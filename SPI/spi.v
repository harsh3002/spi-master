==> flow/design.v <==
`timescale 1ns / 1ps
module spi_master #(
        parameter FINAL_DIVSR = 4,
        parameter D_WIDTH = 8)
(
    output               spi_clk_o,
    output               mosi_o,
    output               ready_o,
    output               spi_done_o,
    output [D_WIDTH-1:0]  dout,
    input [D_WIDTH-1:0]  din,
    input                clk_i,srst_i,
    input                cpol, cpha,
    input                miso_i,
    input                start_i
    );
    localparam DIVSR_BITS = $clog2(FINAL_DIVSR);
    localparam NO_BITS = $clog2(D_WIDTH);
    parameter [1:0] IDLE = 2'd0;
    parameter [1:0] VALUE_DRIVE = 2'd2;
    parameter [1:0] VALUE_SAMPLE = 2'd3;
    parameter [1:0] CPHA_DEL = 2'd1;
    reg  [1:0]           state_reg, state_nxt;
    reg  [D_WIDTH-1:0]   sin_reg, sin_nxt;
    reg  [D_WIDTH-1:0]   sout_reg, sout_nxt;
    reg  [DIVSR_BITS-1:0]clk_cnt_nxt,clk_cnt_reg;
    reg  [NO_BITS-1:0]   n_nxt,n_reg;
    wire                 spi_clk_nxt;
    reg                  spi_clk_reg;
    reg                  ready;
    wire                 p_clk;
    reg                  spi_done;
    always @(posedge clk_i , posedge srst_i) begin
        if(srst_i) begin
            state_reg <= IDLE;
            sin_reg <= 0;
            sout_reg <= 0;
            clk_cnt_reg <= 0;
            n_reg <= 0;
            spi_clk_reg <= 0;
            spi_done <= 0; 
        end
        else begin
            state_reg <= state_nxt;
            sin_reg <= sin_nxt;
            sout_reg <= sout_nxt;
            clk_cnt_reg <= clk_cnt_nxt;
            n_reg <= n_nxt;
            spi_clk_reg <= spi_clk_nxt; 
        end
    end 
    always@(*) begin
        ready = 1'b0;
        state_nxt = state_reg;
        sin_nxt = sin_reg;
        sout_nxt = sout_reg;
        clk_cnt_nxt = clk_cnt_reg;
        n_nxt = n_reg;
        spi_done = 1'b0;
        case(state_reg) 
            IDLE : begin
                ready = 1'b1;
                if(start_i) begin
                    clk_cnt_nxt = 0;
                    n_nxt = 0;
                    sout_nxt = din;
                    state_nxt = CPHA_DEL;
                end
                else 
                    state_nxt = IDLE;
            end
            CPHA_DEL : begin
                if(clk_cnt_reg == (FINAL_DIVSR-1)) begin
                    state_nxt = VALUE_DRIVE;
                    clk_cnt_nxt = 0;
                end
                else    
                    clk_cnt_nxt = clk_cnt_reg + 1'b1; 
            end
            VALUE_DRIVE : begin
                if(clk_cnt_reg == (FINAL_DIVSR - 1)) begin
                    clk_cnt_nxt = 0;
                    sin_nxt = {sin_reg[D_WIDTH-2:0],miso_i};
                    state_nxt = VALUE_SAMPLE;
                end
                else 
                    clk_cnt_nxt = clk_cnt_reg + 1'b1;               
            end
            VALUE_SAMPLE : begin
                if(clk_cnt_reg == (FINAL_DIVSR - 1)) begin
                    if(n_reg == D_WIDTH-1) begin
                        spi_done = 1'b1;
                        state_nxt = IDLE;
                    end
                    else begin
                        clk_cnt_nxt = 0;
                        n_nxt = n_reg + 1'b1;
                        sout_nxt = {sout_reg[D_WIDTH-2:0],1'b0};
                        state_nxt = VALUE_DRIVE;
                    end
                end
                else 
                        clk_cnt_nxt = clk_cnt_reg + 1'b1;
            end
        endcase
    end
    assign spi_done_o = spi_done;
    assign ready_o = ready;
    assign dout = sin_reg;
    assign mosi_o = sout_reg[D_WIDTH-1];
    assign p_clk = ((state_nxt==VALUE_SAMPLE) & ~cpha) || ((state_nxt == VALUE_DRIVE) & cpha);
    assign spi_clk_nxt = cpol ? ~p_clk: p_clk;
     assign spi_clk_o = spi_clk_reg;
endmodule
# Tool chain data of spi_master
# What the tools print for spi_master, step after step.
# Lines are those of the file above, counted from 1.
# Operators: Yosys type, input widths -> output width; for muxes data width and select width s.
# Cell names lack the library's common part.
# Not given: -
# setup
design	spi_master
clk_port	clk_i
cell_library	sky130hd
pvt_corner	tt_025C_1v80

# Word level
# Source: Yosys, flattened and elaborated, memories not mapped. Widths are those after wreduce. Registers that Yosys merges into a memory's read port (data or address) are not register bits. Print and check cells do not count. Equal cells are merged and count once.
# bits
regBits	24
latch_bits	0
ramBits	0
romBits	0
clocked_rd_ports_x_width	0
mem_count	0
inputBits	14
out_inout_bits	12
word_cells	57
# op_classes
add_sub_neg	2
multipliers	0
n_div	0
n_cmp	0
n_eq	12
n_shift	0
mux	23
logic	6
reduce_logical	8
# ops
cell	count
$mux 8	5
$pmux 8 s2	1
$mux 2	8
$eq 2x2->1 const B	5
$mux 3	3
$ne 2x2->1 const B	4
$pmux 2 s4	1
$reduce_or 3->1	2
$pmux 3 s2	1
$pmux 2 s3	1
$not 1->1	4
$reduce_and 2->1	2
$reduce_and 4->1	1
$add 3x1->3 const B	1
$eq 3x3->1 const B	1
$ne 3x3->1 const B	1
$and 1x1->1	2
$add 2x1->2 const B	1
$eq 2x1->1 const B	1
$logic_not 2->1	1
$reduce_or 2->1	1
$pmux 1 s2	1
$mux 1	2
$logic_or 1x1->1	1

# Longest topological paths
# Yosys ltp: most cells in a row. Word level: on the elaborated netlist, between registers, memories and ports. Mapped: between sequential cells and ports; inverters and the memories' decode and read muxes count.
# depth
depth_word	9
abc_area	0
mapped_depth	7
depth_no_buf	6

# After synthesis
# Yosys stat after the flow's synthesis: flattened, memories mapped to cells. It holds for the ABC_AREA given above (unset counts as 0); a run with the other value may have another netlist.
# The area totals of this step are shown rounded.
# types
cell	count	area_total_um2
dfrtp_1	25	625.6
mux2_2	8	90.086
mux2i_1	7	70.067
ha_1	3	37.536
a21oi_1	7	35.034
o21ai_0	6	30.029
dfstp_2	1	26.275
inv_1	7	26.275
nor2_1	7	26.275
nand3_1	4	20.019
nor2b_1	3	18.768
a2111oi_2	1	15.014
buf_2	3	15.014
mux2_4	1	15.014
o31ai_1	2	15.014
buf_6	1	11.261
nand2_1	3	11.261
a221o_1	1	10.01
# Other cell types: 13; their cells: 14.
# mapped
mapped_cells	104
yosys_area_um2	1190
seq_area_um2	652
flip_flops	26
buffers	6

# Path before layout
# OpenSTA on the mapped netlist: ideal clock, no wires. The path of least setup slack (recovery checks aside). Input and output delay are each 20% of the period. Register names are those of the netlist, which keeps one name where synthesis merged equal registers.
# synth_timing
kind	register to register
start	reg n_reg[0]
end	reg n_reg[1]
period_ns	2.07
setup_ns	0.083
t_first_pin_ns	0.000
t_arrival_ns	1.756
required_ns	1.987
path_slack_ns	0.231
path_delay_ns	1.839
driving_pins	8
path_buffers	1
period_less_setup_slack_ns	1.839
# "path_delay_ns" is the arrival time less input delay plus setup time.
# "driving_pins" counts driving pins, that of a launching flip-flop among them; a cell with two outputs on the path counts twice.
# "period_less_setup_slack_ns" is the clock period less the worst setup slack; recovery checks do not enter. This is arithmetic on one report: input and output delays are still those of the set period (20% each).
# Between the ends stands the longest chain of elaborated cells between them, by number of cells; it is not shown to be the way that was timed. Of several equally long chains one is given.
# A line is the first line of the expression or statement that the cell stems from. Yosys adds cells for indexed reads and writes and turns some case tables into memories.
# synth_between
cell_sequence	dfrtp_1 > ha_1 > ha_1 > nand2b_1 > a2111oi_2 > buf_2 > nand3_1 > o21ai_0
elab_chain_cells	4
cells_between	7
lines_between	4
cone_classes	1 x add/sub; 2 x eq/ne; 3 x mux; 1 x reduce/logical
# synth_rtl
element	line	text
start: declaration	27	reg  [NO_BITS-1:0]   n_nxt,n_reg;
start: assignment	39	n_reg <= 0;
start: assignment	48	n_reg <= n_nxt;
$add 3x1->3	97	n_nxt = n_reg + 1'b1;
$mux 3	91	if(n_reg == D_WIDTH-1) begin
$mux 3	90	if(clk_cnt_reg == (FINAL_DIVSR - 1)) begin
$pmux 3 s2	60	case(state_reg)
end: assignment	39
end: assignment	48
end: declaration	27

# Timing after layout
# Path of least setup slack in the final report of entry A (OpenROAD, finished layout, wires in). Where an end is a register, its clock arrival counts in the times.
# layout_timing
kind	register to output
start	reg state_reg
end	out ready_o
period_ns	2.76
out_delay_ns	0.55
t_first_pin_ns	0.32
t_arrival_ns	1.64
required_ns	2.21
path_slack_ns	0.56
driving_pins	3
path_buffers	1
# Where an end lacks its bit number, it is one bit of the signal, or one of the new flip-flops if synthesis recoded a state register.
# layout_between
cell_sequence	dfrtp_1 > nor3_2 > clkdlybuf4s50_1
# layout_rtl
element	line	text
start: declaration	23	reg  [1:0]           state_reg, state_nxt;
start: assignment	35	state_reg <= IDLE;
start: assignment	44	state_reg <= state_nxt;
end: declaration	8	output               ready_o,
# No chain of elaborated cells between the ends is given.

Appendix: measured runs

Top module spi_master; platform sky130hd; tools Yosys and OpenROAD; 2 stored runs in no particular order. Input and output delays are each 20% of the period that was set; the output load is 0.01 pF.
"period_reached_ns" = clock period - worst setup slack. The figure is calculated, with input and output delays left at 20% of the set period.
Results are given in rounded form.

Entry A, flow files:
==> flow/run.sh <==
#!/bin/bash
# the make line also repeats the synthesis and layout settings of config.mk as NAME=value (left out here)
make -C /OpenROAD-flow-scripts/flow DESIGN_CONFIG=/design/flow/config.mk WORK_HOME=/design/flow/orfs CLKGATE_MAP_FILE= finish
==> flow/config.mk <==
export PLATFORM = sky130hd
export DESIGN_NAME = spi_master
export DESIGN_NICKNAME = spi_master
export VERILOG_FILES = /design/flow/design.v
export SDC_FILE = /design/flow/constraint.sdc
export NUM_CORES = 4
export LEC_CHECK = 0
export ABC_AREA = 0
export CAP_MARGIN = 30
export CORE_MARGIN = 2
export CORE_UTILIZATION = 58
export PLACE_DENSITY = 0.38
export SETUP_SLACK_MARGIN = 0.37
export SLEW_MARGIN = 15
export TNS_END_PERCENT = 20
==> flow/constraint.sdc <==
create_clock -name core_clock -period 2.76 [get_ports {clk_i}]
set_input_delay 0.5520 -clock core_clock [delete_from_list [all_inputs] [get_ports {clk_i}]]
set_output_delay 0.5520 -clock core_clock [all_outputs]
set_load 0.01 [all_outputs]

==> results of entry A, as CSV <==
result,value
post_route_stdcell_area_um2,1490
setup_worst_slack_ns,0.565
dieArea_um2,2430
period_reached_ns,2.195
yosys.chip_area_um2,1190

Entry B, flow files:
==> flow/run.sh <==
#!/bin/bash
# the make line also repeats the synthesis and layout settings of config.mk as NAME=value (left out here)
make -C /OpenROAD-flow-scripts/flow DESIGN_CONFIG=/design/flow/config.mk WORK_HOME=/design/flow/orfs CLKGATE_MAP_FILE= finish
==> flow/config.mk <==
export PLATFORM = sky130hd
export DESIGN_NAME = spi_master
export DESIGN_NICKNAME = spi_master
export VERILOG_FILES = /design/flow/design.v
export SDC_FILE = /design/flow/constraint.sdc
export NUM_CORES = 4
export LEC_CHECK = 0
export CAP_MARGIN = 30
export CELL_PAD_IN_SITES_GLOBAL_PLACEMENT = 2
export CORE_ASPECT_RATIO = 1.55
export CORE_MARGIN = 2
export CORE_UTILIZATION = 48
export CTS_CLUSTER_DIAMETER = 44
export CTS_CLUSTER_SIZE = 96
export GPL_TIMING_DRIVEN = 0
export MIN_ROUTING_LAYER = met2
export SETUP_SLACK_MARGIN = 0.0
export SLEW_MARGIN = 20
==> flow/constraint.sdc <==
create_clock -name core_clock -period 1.56 [get_ports {clk_i}]
set_input_delay 0.3120 -clock core_clock [delete_from_list [all_inputs] [get_ports {clk_i}]]
set_output_delay 0.3120 -clock core_clock [all_outputs]
set_load 0.01 [all_outputs]

==> results of entry B, as CSV <==
result,value
post_route_stdcell_area_um2,1850
setup_worst_slack_ns,-0.190
dieArea_um2,2910
period_reached_ns,1.750
yosys.chip_area_um2,1190
